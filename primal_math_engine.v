==> flow/design.v <==
module helical_nand_array (
    input wire clk,
    input wire rst_n,
    input wire [7:0] data_in,
    input wire start_breath,
    output wire [7:0] data_out,
    output wire [7:0] remainders,   
    output wire any_violation,
    output wire breath_complete
);
    reg [1:0] breath_phase;
    reg [2:0] cell_counter;
    wire inhale = (breath_phase == 2'd0);
    wire exhale = (breath_phase == 2'd2);
    wire [7:0] signal_chain;
    wire [2:0] phase_chain [7:0];
    wire [7:0] admit_chain;
    wire [7:0] violation_flags;
    wire [7:0] remainder_bits;
    genvar i;
    generate
        for (i = 0; i < 8; i = i + 1) begin : helix
            helical_nand_cell #(
                .PHASE_BITS(3)
            ) cell (
                .clk(clk),
                .rst_n(rst_n),
                .signal_in(i == 0 ? data_in[0] : signal_chain[i-1]),
                .signal_out(signal_chain[i]),
                .phase_in(i == 0 ? 3'd0 : phase_chain[i-1]),
                .phase_out(phase_chain[i]),
                .admit(admit_chain[i]),
                .violation(violation_flags[i]),
                .inhale(inhale),
                .exhale(exhale),
                .remainder(remainder_bits[i])
            );
        end
    endgenerate
    assign admit_chain = ~(data_in ^ {signal_chain[6:0], data_in[7]});
    assign data_out = signal_chain;
    assign remainders = remainder_bits;
    assign any_violation = |violation_flags;
    always @(posedge clk or negedge rst_n) begin
        if (!rst_n) begin
            breath_phase <= 2'd0;
            cell_counter <= 3'd0;
        end else if (start_breath) begin
            breath_phase <= 2'd0;
            cell_counter <= 3'd0;
        end else if (cell_counter < 3'd7) begin
            cell_counter <= cell_counter + 1;
        end else begin
            breath_phase <= breath_phase + 1;
            if (breath_phase == 2'd3) begin
                breath_phase <= 2'd0;   
            end
        end
    end
    assign breath_complete = (breath_phase == 2'd3);
endmodule
module helical_nand_cell #(
    parameter PHASE_BITS = 3   
) (
    input wire clk,
    input wire rst_n,
    input wire signal_in,
    output reg signal_out,
    input wire [PHASE_BITS-1:0] phase_in,
    output reg [PHASE_BITS-1:0] phase_out,
    input wire admit,            
    output reg violation,        
    input wire inhale,
    input wire exhale,
    output reg remainder         
);
    reg potential;               
    reg [PHASE_BITS-1:0] phase_current;
    wire nand_out;
    assign nand_out = ~(signal_in & potential);
    localparam IDLE = 2'd0,
               HOLD = 2'd1,
               EXHALE = 2'd2,
               RETURN = 2'd3;
    reg [1:0] breath_state;
    always @(posedge clk or negedge rst_n) begin
        if (!rst_n) begin
            breath_state <= IDLE;
            signal_out <= 1'b0;
            phase_out <= 3'd0;
            violation <= 1'b0;
            remainder <= 1'b0;
            potential <= 1'b0;
            phase_current <= 3'd0;
        end else begin
            case (breath_state)
                IDLE: begin
                    if (inhale) begin
                        potential <= signal_in;
                        phase_current <= phase_in;
                        breath_state <= HOLD;
                    end
                end
                HOLD: begin
                    phase_current <= phase_current + 3'd1;
                    if (phase_current[0] == 1'b1) begin
                    end
                    if (!admit && (signal_in == potential)) begin
                        violation <= 1'b1;   
                    end
                    breath_state <= EXHALE;
                end
                EXHALE: begin
                    if (exhale) begin
                        signal_out <= nand_out;
                        phase_out <= phase_current;
                        remainder <= nand_out ^ signal_in;
                        breath_state <= RETURN;
                    end
                end
                RETURN: begin
                    breath_state <= IDLE;
                    potential <= 1'b0;
                end
            endcase
        end
    end
endmodule
module primal_math_engine (
    input wire clk,
    input wire rst_n,
    input wire [31:0] prime_a,
    input wire [31:0] prime_b,
    input wire [1:0] op,   
    input wire compute,
    output reg [31:0] result,
    output reg [31:0] t1_remainder,
    output reg valid,
    output reg constitutional_violation
);
    wire [7:0] helix_out_a, helix_out_b;
    wire [7:0] remain_a, remain_b;
    wire viol_a, viol_b;
    wire breath_a_done, breath_b_done;
    helical_nand_array helix_a (
        .clk(clk),
        .rst_n(rst_n),
        .data_in(prime_a[7:0]),
        .start_breath(compute),
        .data_out(helix_out_a),
        .remainders(remain_a),
        .any_violation(viol_a),
        .breath_complete(breath_a_done)
    );
    helical_nand_array helix_b (
        .clk(clk),
        .rst_n(rst_n),
        .data_in(prime_b[7:0]),
        .start_breath(breath_a_done),
        .data_out(helix_out_b),
        .remainders(remain_b),
        .any_violation(viol_b),
        .breath_complete(breath_b_done)
    );
    reg [31:0] add_result, mul_result, gcd_result;
    reg prime_check_result;
    always @(*) begin
        add_result = helix_out_a ^ helix_out_b;   
    end
    always @(*) begin
        mul_result = 32'd0;
        for (integer i = 0; i < 8; i = i + 1) begin
            if (helix_out_b[i]) begin
                mul_result = mul_result + (helix_out_a << i);
            end
        end
    end
    assign gcd_result = helix_out_a;   
    always @(*) begin
        prime_check_result = (remain_a != remain_b) && (|remain_a);
    end
    always @(posedge clk or negedge rst_n) begin
        if (!rst_n) begin
            result <= 32'd0;
            t1_remainder <= 32'd0;
            valid <= 1'b0;
            constitutional_violation <= 1'b0;
        end else if (breath_b_done) begin
            case (op)
                2'b00: result <= add_result;
                2'b01: result <= mul_result;
                2'b10: result <= gcd_result;
                2'b11: result <= {31'd0, prime_check_result};
            endcase
            t1_remainder <= {remain_b, remain_a, 16'd0};
            valid <= 1'b1;
            constitutional_violation <= viol_a | viol_b;
        end
    end
endmodule
Tool chain data of primal_math_engine --
What the tools print for primal_math_engine, step after step. Lines are those of the file above, counted from 1. Operators: Yosys type, input widths -> output width; for muxes data width and select width s. Cell names lack the library's common part. The mark -- stands for no value.
Design: design top primal_math_engine, clock port clk, standard-cell library sky130hd, timing corner tt_025C_1v80

Word-level counts --
Counts by Yosys on the flattened word-level netlist (proc, flatten, opt, wreduce; memories kept). Register bits leave out memories and registers merged into their read ports (data or address). Print and check cells are left out. Cells with the same type and inputs are merged into one.
Word-level totals: flip-flop bits (word level) 156, bits of input ports 69, output and inout port bits 66, word-level cells 485
Operators by class: add/subtract/negate cells 11, $lt $le $gt $ge 2, equality and inequality tests 106, muxes and demuxes 71, bitwise logic cells 54, reductions and logical operators 153
Operators with widths (count):
- $mux 32 | 7
- $pmux 32 s4 | 1
- $pmux 2 s4 | 16
- $reduce_and 2->1 | 48
- $eq 2x2->1 const B | 38
- $ne 2x1->1 const B | 32
- $reduce_bool 4->1 | 16
- $reduce_and 3->1 | 16
- $logic_not 2->1 | 19
- $reduce_bool 2->1 | 18
- $eq 2x1->1 const B | 17
- $add 32x10->32 | 1
- $add 32x11->32 | 1
- $add 32x12->32 | 1
- $add 32x13->32 | 1
- $add 32x14->32 | 1
- $add 32x15->32 | 1
- $add 32x9->32 | 1
- $pmux 1 s2 | 16
- $xor 8x8->8 | 3
- $reduce_or 8->1 | 3
- $mux 2 | 10
- $logic_and 1x1->1 | 17
- $eq 1x1->1 | 16
- $and 1x1->1 | 16
- $xor 1x1->1 | 16
- $not 1->1 | 16
- $logic_not 1->1 | 16
Not listed: further kinds 10, cells in them 33.

Depth --
Depth = most cells in a row (Yosys ltp): at word level without a register or memory, in the mapped netlist without a sequential cell, where the memories' decode and read muxes count.
Depth: depth in word-level cells 16, ABC_AREA 0, depth in mapped cells 48, mapped depth without buffers 47

Netlist --
Yosys stat after the flow's synthesis: flattened, memories mapped to cells. It holds for the ABC_AREA given above (unset counts as 0); a run with the other value may have another netlist.
Cells by type:
- dfrtp_1 | count 156, total area 3.9E+03 um^2
- ha_1 | count 99, total area 1.24E+03 um^2
- nand2_1 | count 129, total area 484.214 um^2
- dfstp_2 | count 16, total area 420.403 um^2
- o21ai_0 | count 77, total area 385.37 um^2
- inv_1 | count 93, total area 349.085 um^2
- xor2_1 | count 34, total area 297.786 um^2
- mux2_2 | count 25, total area 281.52 um^2
- a21o_1 | count 37, total area 277.766 um^2
- buf_4 | count 33, total area 247.738 um^2
- a21oi_1 | count 45, total area 225.216 um^2
- nor2_1 | count 60, total area 225.216 um^2
- xnor2_1 | count 23, total area 201.443 um^2
- a31o_2 | count 17, total area 148.893 um^2
- a32o_1 | count 14, total area 140.134 um^2
- fa_1 | count 7, total area 140.134 um^2
- and2_1 | count 21, total area 131.376 um^2
- nor3_1 | count 21, total area 105.101 um^2
Not listed: further types 51, cells in them 212.
Synthesis totals: mapped cells 1119, mapped area 10709.0 um^2, area of sequential cells 4324.1 um^2, flip-flop cells 172, buffer cells 62
By module: a second synthesis without flattening, with its own total; a netlist apart from the flattened one above.
Unflattened totals: cells (unflattened synthesis) 1590, area (unflattened synthesis) 16326.9 um^2
Each row is one instance without its submodules.
Modules:
- helical_nand_cell (PHASE_BITS=3) | instances 16, cells 57, area 661.9 um^2, sequential area 351.6 um^2
- primal_math_engine | instances 1, cells 604, area 4998.5 um^2, sequential area 850.8 um^2
- helical_nand_array | instances 2, cells 37, area 369.1 um^2, sequential area 125.1 um^2

Worst setup path after synthesis --
OpenSTA on the mapped netlist: ideal clock, no wires. The path of least setup slack (recovery checks aside). Input and output delay are each 20% of the period. Register names are those of the netlist, which keeps one name where synthesis merged equal registers.
Timing after synthesis: path kind flip-flop to flip-flop, from register helix_a.helix[1].cell.signal_out, to register result[14], period 14.8 ns, library setup time 0.126 ns, time at the first pin 0.000 ns, arrival time 8.981 ns, required time 14.674 ns, path slack 5.693 ns, path delay 9.107 ns, driving pins on the path 44, path buffers 0, period reached after synthesis 9.107 ns
"path delay" = arrival - input delay + setup time. "driving pins on the path": output pins that drive a net of the path, with the launching flip-flop's if there is one; two outputs of one cell count as two. "period reached after synthesis" = period - worst setup slack (recovery checks aside). The figure is calculated, with input and output delays left at 20% of the set period. The rows between start and end are the longest chain of elaborated cells between them; the timing report does not say that the signal goes this way. Where chains are equally long, one stands for them. A line is the first line of the expression or statement that the cell stems from. Yosys adds cells for indexed reads and writes and turns some case tables into memories. At most two assigning lines are given for a register; there are more.
On the way, after synthesis: path through dfrtp_1 -> inv_1 -> nor2_1 -> ha_1 -> fa_1 -> and3_1 -> a211oi_1 -> o221ai_1 -> xnor2_1 -> inv_1 -> ha_1 -> and3_1 -> a22oi_1 -> nor2_1 -> a2111o_1 -> a32o_1 -> ha_1 -> nand2_1 -> (+8 left out) -> a21oi_1 -> ha_1 -> a21o_1 -> a21oi_1 -> or4b_2 -> nand3_1 -> ha_1 -> inv_1 -> nor2_1 -> nor2_1 -> a21oi_1 -> xor2_1 -> mux2_2 -> ha_1 -> a21oi_1 -> o21ai_0 -> xor2_1 -> a221o_1, length of the longest elaborated chain 16, elaborated cells between the ends (all ways) 16, source lines of those cells 3, classes of those cells add/sub (7); mux (9)
Ends and longest elaborated chain, after synthesis:
- start: declaration | RTL line 68 | output reg signal_out,
- start: assignment | RTL line 89 | signal_out <= 1'b0;
- start: assignment | RTL line 115 | signal_out <= nand_out;
- $mux 8 | RTL line 173 | if (helix_out_b[i]) begin
- $add 32x9->32 | RTL line 174 | mul_result = mul_result + (helix_out_a << i);
- $mux 32 | RTL line 173
- $add 32x10->32 | RTL line 174
- $mux 32 | RTL line 173
- $add 32x11->32 | RTL line 174
- $mux 32 | RTL line 173
- (+2 left out)
- $add 32x13->32 | RTL line 174
- $mux 32 | RTL line 173
- $add 32x14->32 | RTL line 174
- $mux 32 | RTL line 173
- $add 32x15->32 | RTL line 174
- $mux 32 | RTL line 173
- $pmux 32 s4 | RTL line 189 | case (op)
- end: assignment | RTL line 190 | 2'b00: result <= add_result;
- end: assignment | RTL line 191 | 2'b01: result <= mul_result;
- end: declaration | RTL line 136 | output reg [31:0] result,

Timing after layout --
From the final timing report of flow run 1: the path of least setup slack in the routed layout; clock arrival at registers is part of the times.
Timing after layout: path kind flip-flop to flip-flop, from register helix_b.helix[0].cell.signal_out, to register result[14], period 9.46 ns, library setup time 0.11 ns, time at the first pin 0.45 ns, arrival time 10.13 ns, required time 9.79 ns, path slack -0.34 ns, driving pins on the path 48, path buffers 5
The rows between start and end are the longest chain of elaborated cells between them; the timing report does not say that the signal goes this way. Where chains are equally long, one stands for them. At most two assigning lines are given for a register; there are more.
On the way, after layout: path through dfrtp_1 -> buf_4 -> nand2_2 -> inv_2 -> buf_4 -> ha_1 -> a21oi_2 -> a21o_1 -> o22ai_2 -> mux2_4 -> nand2_1 -> ha_2 -> and3_1 -> a22oi_2 -> nor2_1 -> a2111o_1 -> a32o_1 -> ha_4 -> (+12 left out) -> nand3b_1 -> o311ai_1 -> o21ai_1 -> buf_4 -> inv_1 -> ha_4 -> inv_2 -> o21bai_2 -> a21oi_4 -> xnor2_2 -> nand2_1 -> o31ai_2 -> ha_1 -> buf_4 -> a21oi_2 -> o21ai_2 -> xor2_1 -> a221o_1, length of the longest elaborated chain 16, elaborated cells between the ends (all ways) 16, source lines of those cells 3, classes of those cells add/sub (7); mux (9)
Ends and longest elaborated chain, after layout:
- start: declaration | RTL line 68 | output reg signal_out,
- start: assignment | RTL line 89 | signal_out <= 1'b0;
- start: assignment | RTL line 115 | signal_out <= nand_out;
- $mux 8 | RTL line 173 | if (helix_out_b[i]) begin
- $add 32x9->32 | RTL line 174 | mul_result = mul_result + (helix_out_a << i);
- $mux 32 | RTL line 173
- $add 32x10->32 | RTL line 174
- $mux 32 | RTL line 173
- $add 32x11->32 | RTL line 174
- $mux 32 | RTL line 173
- (+2 left out)
- $add 32x13->32 | RTL line 174
- $mux 32 | RTL line 173
- $add 32x14->32 | RTL line 174
- $mux 32 | RTL line 173
- $add 32x15->32 | RTL line 174
- $mux 32 | RTL line 173
- $pmux 32 s4 | RTL line 189 | case (op)
- end: assignment | RTL line 190 | 2'b00: result <= add_result;
- end: assignment | RTL line 191 | 2'b01: result <= mul_result;
- end: declaration | RTL line 136 | output reg [31:0] result,

Ticket comment

primal_math_engine through Yosys and OpenROAD on sky130hd: 2 stored runs, unordered, with their settings and measured results. The constraints put input and output delay at 20% of the set period each and load the outputs with 0.01 pF.
"clock period achieved" = clock period - worst setup slack. The figure is calculated, with input and output delays left at 20% of the set period.
By "time on the worst setup path" is meant the share of the clock period that the worst setup path is allowed (20% is reserved at inputs, 20% at outputs), minus its slack. Clock arrival times at its registers enter into it.
"total design power" rests on the timing tool's default activity at the inputs, not on a simulated workload.

* Flow run 1 | settings: period_ns 9.46; CORE_UTILIZATION 27; CORE_ASPECT_RATIO 0.97; CORE_MARGIN 4; CELL_PAD_IN_SITES_DETAIL_PLACEMENT 2; CAP_MARGIN 20; SLEW_MARGIN 20 | results: chip area after synthesis (Yosys) 10,709.0 um^2; die footprint 42,913.3 um^2; standard-cell area of the final layout 13,346.6 um^2; setup slack of the worst path -0.344 ns; total negative setup slack -1.198 ns; final worst hold slack 0.464 ns; total design power 1.725 mW; clock period achieved 9.804 ns; time on the worst setup path 9.80 ns; critical path type flip-flop to flip-flop
* Flow run 2 | settings: period_ns 18.0; CORE_UTILIZATION 71; SETUP_SLACK_MARGIN 1.92; PLACE_DENSITY_LB_ADDON 0.06; ABC_AREA 1; GPL_ROUTABILITY_DRIVEN 1; CAP_MARGIN 30; CORE_MARGIN 2; SLEW_MARGIN 20 | results: chip area after synthesis (Yosys) 10,628.9 um^2; die footprint 15,965.6 um^2; standard-cell area of the final layout 11,840.1 um^2; setup slack of the worst path 8.684 ns; total negative setup slack 0.000 ns; final worst hold slack 0.463 ns; total design power 0.9146 mW; clock period achieved 9.316 ns; time on the worst setup path 9.32 ns; critical path type flip-flop to flip-flop
